==> flow/design.v <==
module LCD_Controller (	 
						iDATA,iRS,
						iStart,oDone,
						iCLK,iRST_N,
						LCD_DATA,
						LCD_RW,
						LCD_EN,
						LCD_RS	);
parameter	CLK_Divide	=	16;
input	[7:0]	iDATA;
input	iRS,iStart;
input	iCLK,iRST_N;
output	reg		oDone;
output	[7:0]	LCD_DATA;
output	reg		LCD_EN;
output			LCD_RW;
output			LCD_RS;
reg		[4:0]	Cont;
reg		[1:0]	ST;
reg		preStart,mStart;
assign	LCD_DATA	=	iDATA; 
assign	LCD_RW		=	1'b0;
assign	LCD_RS		=	iRS;
always@(posedge iCLK or negedge iRST_N)
begin
	if(!iRST_N)
	begin
		oDone	<=	1'b0;
		LCD_EN	<=	1'b0;
		preStart<=	1'b0;
		mStart	<=	1'b0;
		Cont	<=	0;
		ST		<=	0;
	end
	else
	begin
		preStart<=	iStart;
		if({preStart,iStart}==2'b01)
		begin
			mStart	<=	1'b1;
			oDone	<=	1'b0;
		end
		if(mStart)
		begin
			case(ST)
			0:	ST	<=	1;	 
			1:	begin
					LCD_EN	<=	1'b1;
					ST		<=	2;
				end
			2:	begin					
					if(Cont<CLK_Divide)
					Cont	<=	Cont+1;
					else
					ST		<=	3;
				end
			3:	begin
					LCD_EN	<=	1'b0;
					mStart	<=	1'b0;
					oDone	<=	1'b1;
					Cont	<=	0;
					ST		<=	0;
				end
			endcase
		end
	end
end
endmodule
module	lcddisplay (
                    iCLK,iRST_N,iRecord,
                    iHour, iMinute, iSecond, iCS,
                    LCD_DATA,LCD_RW,LCD_EN,LCD_RS,LCD_ON);
   input			iCLK,iRST_N,iRecord;
   input [7:0] iHour,iMinute,iSecond, iCS;
   output [7:0] LCD_DATA;
   output       LCD_RW,LCD_EN,LCD_RS,LCD_ON;
   reg [5:0]    LUT_INDEX;
   reg [8:0]    LUT_DATA;
   reg [8:0]    Record1[7:0], Record2[7:0];  
   reg [8:0]    colon1, colon2, quotation1, quotation2;
   reg [5:0]    mLCD_ST;
   reg [17:0]   mDLY;
   reg          mLCD_Start;
   reg [7:0]    mLCD_DATA;
   reg          mLCD_RS;
   wire         mLCD_Done;
   reg [1:0]    det_rcd_edge;
   wire         sig_rcd_edge;
   assign sig_rcd_edge = (det_rcd_edge == 2'b10);
   reg [1:0]    det_rst_edge;
   wire         sig_rst_edge;
   assign sig_rst_edge = (det_rst_edge == 2'b10);
   parameter	LCD_INTIAL	=	0;
   parameter	LCD_LINE1	=	5;
   parameter	LCD_CH_LINE	=	LCD_LINE1+16;
   parameter	LCD_LINE2	=	LCD_LINE1+16+1;
   parameter	LUT_SIZE	=	LCD_LINE1+32+1;
   integer  index;
   initial
     begin
        for (index = 0; index < 8; index = index+1)
          begin
             Record1[index] <= 9'h120;
             Record2[index] <= 9'h120;
          end
        colon1 <= 9'h120;
        colon2 <= 9'h120;
        quotation1 <= 9'h120;
        quotation2 <= 9'h120;
     end
   assign LCD_ON = 1'b1;
   always@(posedge iCLK)
     begin
        det_rcd_edge <= {det_rcd_edge[0], iRecord};
        det_rst_edge <= {det_rst_edge[0], iRST_N};
        if (sig_rcd_edge)
          begin
             for (index = 0; index < 8; index = index+1)
               begin
                  Record1[index] <= Record2[index];
               end
             colon1 <= colon2;
             quotation1 <= quotation2;
             Record2[7] <= 9'h130 + iHour / 10;
             Record2[6] <= 9'h130 + iHour % 10;
             Record2[5] <= 9'h130 + iMinute / 10;
             Record2[4] <= 9'h130 + iMinute % 10;
             Record2[3] <= 9'h130 + iSecond / 10;
             Record2[2] <= 9'h130 + iSecond % 10;
             Record2[1] <= 9'h130 + iCS / 10;
             Record2[0] <= 9'h130 + iCS % 10;
             colon2 <= 9'h13A;
             quotation2 <= 9'h127;
             LUT_INDEX	<=	0;
             mLCD_ST		<=	0;
             mDLY		<=	0;
             mLCD_Start	<=	0;
             mLCD_DATA	<=	0;
             mLCD_RS		<=	0;
          end
        else if (sig_rst_edge)
          begin
             for (index = 0; index < 8; index = index+1)
               begin
                  Record1[index] <= 9'h120;
                  Record2[index] <= 9'h120;
               end
             colon1 <= 9'h120;
             colon2 <= 9'h120;
             quotation1 <= 9'h120;
             quotation2 <= 9'h120;
             LUT_INDEX	<=	0;
             mLCD_ST		<=	0;
             mDLY		<=	0;
             mLCD_Start	<=	0;
             mLCD_DATA	<=	0;
             mLCD_RS		<=	0;
          end
        else
           begin
             if(LUT_INDEX<LUT_SIZE)
               begin
                  case(mLCD_ST)
                    0:	begin
                       mLCD_DATA	<=	LUT_DATA[7:0];
                       mLCD_RS		<=	LUT_DATA[8];
                       mLCD_Start	<=	1;
                       mLCD_ST		<=	1;
                    end
                    1:	begin
                       if(mLCD_Done)
                         begin
                            mLCD_Start	<=	0;
                            mLCD_ST		<=	2;
                         end
                    end
                    2:	begin
                       if(mDLY<18'h3FFFE)
                         mDLY	<=	mDLY+1;
                       else
                         begin
                            mDLY	<=	0;
                            mLCD_ST	<=	3;
                         end
                    end
                    3:	begin
                       LUT_INDEX	<=	LUT_INDEX+1;
                       mLCD_ST	<=	0;
                    end
                  endcase
               end
          end
     end
   always
     begin
        #1
        case(LUT_INDEX)
          LCD_INTIAL+0:	LUT_DATA	<=	9'h038;
          LCD_INTIAL+1:	LUT_DATA	<=	9'h00C;
          LCD_INTIAL+2:	LUT_DATA	<=	9'h001;
          LCD_INTIAL+3:	LUT_DATA	<=	9'h006;
          LCD_INTIAL+4:	LUT_DATA	<=	9'h080;
          LCD_LINE1+0:	LUT_DATA	<=	Record1[7];	 
          LCD_LINE1+1:	LUT_DATA	<=	Record1[6];
          LCD_LINE1+2:	LUT_DATA	<=	colon1;
          LCD_LINE1+3:	LUT_DATA	<=	Record1[5];
          LCD_LINE1+4:	LUT_DATA	<=	Record1[4];
          LCD_LINE1+5:	LUT_DATA	<=	colon1;
          LCD_LINE1+6:	LUT_DATA	<=	Record1[3];
          LCD_LINE1+7:	LUT_DATA	<=	Record1[2];
          LCD_LINE1+8:	LUT_DATA	<=	quotation1;
          LCD_LINE1+9:	LUT_DATA	<=	Record1[1];
          LCD_LINE1+10:	LUT_DATA	<=	Record1[0];
          LCD_LINE1+11:	LUT_DATA	<=	9'h120;
          LCD_LINE1+12:	LUT_DATA	<=	9'h120;
          LCD_LINE1+13:	LUT_DATA	<=	9'h120;
          LCD_LINE1+14:	LUT_DATA	<=	9'h120;
          LCD_LINE1+15:	LUT_DATA	<=	9'h120;
          LCD_CH_LINE:	LUT_DATA	<=	9'h0C0;
          LCD_LINE2+0:	LUT_DATA	<=	Record2[7];  
          LCD_LINE2+1:	LUT_DATA	<=	Record2[6];
          LCD_LINE2+2:	LUT_DATA	<=	colon2;
          LCD_LINE2+3:	LUT_DATA	<=	Record2[5];
          LCD_LINE2+4:	LUT_DATA	<=	Record2[4];
          LCD_LINE2+5:	LUT_DATA	<=	colon2;
          LCD_LINE2+6:	LUT_DATA	<=	Record2[3];
          LCD_LINE2+7:	LUT_DATA	<=	Record2[2];
          LCD_LINE2+8:	LUT_DATA	<=	quotation2;
          LCD_LINE2+9:	LUT_DATA	<=	Record2[1];
          LCD_LINE2+10:	LUT_DATA	<=	Record2[0];
          LCD_LINE2+11:	LUT_DATA	<=	9'h120;
          LCD_LINE2+12:	LUT_DATA	<=	9'h120;
          LCD_LINE2+13:	LUT_DATA	<=	9'h120;
          LCD_LINE2+14:	LUT_DATA	<=	9'h120;
          LCD_LINE2+15:	LUT_DATA	<=	9'h120;
          default:		LUT_DATA	<=	9'h120;
        endcase
     end
   LCD_Controller    u0	(	 
                          .iDATA(mLCD_DATA),
                          .iRS(mLCD_RS),
                          .iStart(mLCD_Start),
                          .oDone(mLCD_Done),
                          .iCLK(iCLK),
                          .iRST_N(iRST_N),
                          .LCD_DATA(LCD_DATA),
                          .LCD_RW(LCD_RW),
                          .LCD_EN(LCD_EN),
                          .LCD_RS(LCD_RS)	);
endmodule
Tool chain data of lcddisplay:

The steps from the RTL of lcddisplay to its reports follow in flow order.
Line numbers count from 1 in the design file above.
Library cell names are shortened.
A cell with n/a has no value.

* top: lcddisplay
* clock port: iCLK
* cell library: sky130hd
* timing corner: tt_025C_1v80

Word-level counts:

Source: Yosys, flattened and elaborated. Widths are those after wreduce. Registers that Yosys merges into a memory's read port (data or address) are not register bits. Print and check cells do not count.

* flip-flop bits (word level): 220
* input bits: 35
* elaborated cells: 154

* add/sub/neg operators: 11
* divide/modulo/power cells: 8
* $lt $le $gt $ge: 3
* equality and inequality tests: 40
* multiplexer cells: 37
* reduce/logical cells: 20

Operators by type and width (count)
* divider 8 x 4 -> 32 bit (second input constant): 4
* modulo 8 x 4 -> 32 bit (second input constant): 4
* parallel mux 9 bit (select 26 bit): 1
* two-way mux 9 bit: 17
* adder 9 bit (first input constant): 8
* equality test 6 x 5 -> 1 bit (second input constant): 11
* equality test 6 x 4 -> 1 bit (second input constant): 8
* equality test 6 x 2 -> 1 bit (second input constant): 4
* equality test 6 x 3 -> 1 bit (second input constant): 4
* parallel mux 6 bit (select 4 bit): 1
* adder 18 x 1 -> 18 bit (second input constant): 1
* less-than comparator 18 bit (second input constant): 1
* two-way mux 18 bit: 1
* equality test 6 x 1 -> 1 bit (second input constant): 2
* zero test 6 bit: 2
* two-way mux 6 bit: 2
* parallel mux 5 bit (select 2 bit): 1
* two-way mux 5 bit: 2
* AND reduction 3 bit: 3
* equality test 2 bit (second input constant): 4
* AND reduction 2 bit: 4
* nonzero test 2 bit: 4
* nonzero test 4 bit: 2
* parallel mux 2 bit (select 4 bit): 1
* two-way mux 1 bit: 7
* OR reduction 2 bit: 3
* adder 6 x 1 -> 6 bit (second input constant): 1
* less-than comparator 6 bit (second input constant): 1

Other operator kinds: 11; their cells: 15.

Depth:

Longest topological path by Yosys (ltp), each cell counted once; first at word level (registers and memories cut), then after technology mapping (sequential cells cut; the memories' decode and read muxes count).

* depth after elaboration: 4
* ABC_AREA: 0
* depth in mapped cells: 19

Synthesis result:

The flow's flattened synthesis, as Yosys stat reports it; memories are mapped. The netlist is that of the ABC_AREA named above (0 if unset); the other value can give another one.
The area totals of this step are shown rounded.

Cells by type
* edfxtp_1: count 129, total area 3.87E+03 sq um
* dfxtp_1: count 43, total area 860.826 sq um
* nor2_1: count 134, total area 502.982 sq um
* and2_1: count 72, total area 450.432 sq um
* nand2_1: count 100, total area 375.36 sq um
* a21oi_1: count 73, total area 365.35 sq um
* dfrtp_1: count 12, total area 300.288 sq um
* o21ai_0: count 53, total area 265.254 sq um
* nand2b_1: count 38, total area 237.728 sq um
* xnor2_1: count 27, total area 236.477 sq um
* a22oi_1: count 31, total area 232.723 sq um
* nor3_1: count 39, total area 195.187 sq um
* clkbuf_1: count 50, total area 187.68 sq um
* ha_1: count 14, total area 175.168 sq um
* nor2b_1: count 28, total area 175.168 sq um
* xor2_1: count 16, total area 140.134 sq um
* inv_1: count 36, total area 135.13 sq um
* nand3_1: count 27, total area 135.13 sq um

Not listed: further types 95, cells in them 419.

* standard cells after synthesis: 1341
* cell area after synthesis: 12310 sq um
* mapped flip-flops: 185
* buffers: 87

The figures by module come from a second, unflattened synthesis with its own total; it is not the netlist above.

* cell total of the unflattened synthesis: 1325
* area (unflattened synthesis): 12010 sq um

Each row is one instance without its submodules.

Modules
* lcddisplay: instances 1, cells 1260, area 11320 sq um
* LCD_Controller: instances 1, cells 65, area 685.7 sq um

Timing after synthesis:

Path of least setup slack by OpenSTA after synthesis, without wires, with an ideal clock, recovery checks aside; 20% of the period is set as input and as output delay. Where synthesis merged equal registers, the netlist keeps one of their names.

* path kind: register to register
* start: register det_rcd_edge[0]
* end: register Record1[0][0]
* period: 4.65 ns
* launch time at the first pin: 0.000 ns
* arrival time: 4.289 ns
* data required time: 4.106 ns
* path slack: -0.182 ns
* path delay: 4.833 ns
* stages: 4
* period reached after synthesis: 4.832 ns

"path delay" = arrival - input delay + setup time.
"stages": output pins that drive a net of the path, with the launching flip-flop's if there is one; two outputs of one cell count as two.
"period reached after synthesis" is the clock period less the worst setup slack; recovery checks do not enter. This is arithmetic on one report: input and output delays are still those of the set period (20% each).
The rows between start and end are the longest chain of elaborated cells between them; the timing report does not say that the signal goes this way. Where chains are equally long, one stands for them.
Each line given opens the expression or statement behind the cell; cells for indexed reads and writes are added by Yosys, which also makes memories of some case tables.
Only ways into the end's enable, where the timed path ends, are counted here.

* path through: dfxtp_1 nand2b_1 nand2_1 clkbuf_1
* cells in the longest elaborated chain: 2

Ends and longest elaborated chain, after synthesis
* start, declared: RTL line 87 `reg [1:0]    det_rcd_edge;`
* start, assigned: RTL line 114 `det_rcd_edge <= {det_rcd_edge[0], iRecord};`
* equality test 2 bit: RTL line 89 `assign sig_rcd_edge = (det_rcd_edge == 2'b10);`
* nonzero test 2 bit
* end, assigned: RTL line 120 `Record1[index] <= Record2[index];`
* end, assigned: RTL line 145 `Record1[index] <= 9'h120;`
* end, declared: RTL line 79 `reg [8:0]    Record1[7:0], Record2[7:0];`

Worst path after layout:

From the final timing report of run 1: the path of least setup slack in the routed layout; clock arrival at registers is part of the times.

* path kind: input to register
* start: input port iMinute[6]
* end: register Record2[4][6]
* period: 3.61 ns
* launch time at the first pin: 0.72 ns
* arrival time: 3.83 ns
* data required time: 3.79 ns
* path slack: -0.04 ns
* stages: 18

The rows between start and end are the longest chain of elaborated cells between them; the timing report does not say that the signal goes this way. Where chains are equally long, one stands for them.

* path through: buf_6 or2_4 ha_4 nor2b_1 buf_4 maj3_2 o31ai_2 nor3_4 nor2_4 buf_4 nor2_4 o311ai_4 nor3_4 a21oi_2 ha_4 xnor3_1 xor2_1 nor2_1
* cells in the longest elaborated chain: 3

Ends and longest elaborated chain, post-layout
* start, declared: RTL line 74 `input [7:0] iHour,iMinute,iSecond, iCS;`
* modulo 8 x 4 -> 32 bit: RTL line 127 `Record2[4] <= 9'h130 + iMinute % 10;`
* adder 9 bit: RTL line 127
* two-way mux 9 bit: RTL line 116 `if (sig_rcd_edge)`
* end, assigned: RTL line 127
* end, assigned: RTL line 146 `Record2[index] <= 9'h120;`
* end, declared: RTL line 79 `reg [8:0]    Record1[7:0], Record2[7:0];`

2 stored runs of lcddisplay in the flow (synthesis by Yosys, layout by OpenROAD, sky130hd cells), in arbitrary order. Constraints: input delay and output delay 20% of the set period each, output load 0.01 pF.
"period reached" = clock period - worst setup slack. The figure is calculated, with input and output delays left at 20% of the set period.
"allowed time less slack (worst setup path)" means the part of the period allowed to the worst setup path (the constraints hold back 20% at inputs and 20% at outputs) less its slack; where the path has registers, the arrival times of their clocks count too.
"overall power" rests on the timing tool's default activity at the inputs, not on a simulated workload.
Results are given in rounded form.

### Run 1

Settings: `period_ns=3.61`, `CORE_UTILIZATION=57`, `SETUP_SLACK_MARGIN=0.3`, `PLACE_DENSITY_LB_ADDON=0.22`, `ABC_AREA=0`, `CTS_CLUSTER_SIZE=61`, `CTS_CLUSTER_DIAMETER=161`, `CAP_MARGIN=40`, `SLEW_MARGIN=5`, `MIN_ROUTING_LAYER=met1`, `MAX_ROUTING_LAYER=met4`, `CORE_MARGIN=2`

- Setup slack of the critical path: -0.041 ns
- Mapped cell area after synthesis: 12310 sq um
- Allowed time less slack (worst setup path): 2.93 ns
- Type of the worst setup path: input to register
- Total die area: 22790 sq um
- Utilization: 0.788
- Overall power: 0.006486 W
- Period reached: 3.651 ns
- Standard-cell area after routing: 16620 sq um
- Total negative setup slack: -0.041 ns
- Lowest hold slack: 0.349 ns

### Run 2

Settings: `period_ns=5.59`, `SETUP_SLACK_MARGIN=0.69`, `CAP_MARGIN=20`, `CORE_MARGIN=2`, `CORE_UTILIZATION=40`, `SLEW_MARGIN=20`

- Lowest hold slack: 0.350 ns
- Total die area: 32190 sq um
- Utilization: 0.458
- Mapped cell area after synthesis: 12310 sq um
- Standard-cell area after routing: 13920 sq um
- Period reached: 4.699 ns
- Total negative setup slack: 0.000 ns
- Overall power: 0.003614 W
- Setup slack of the critical path: 0.891 ns
- Allowed time less slack (worst setup path): 3.58 ns
- Type of the worst setup path: input to register
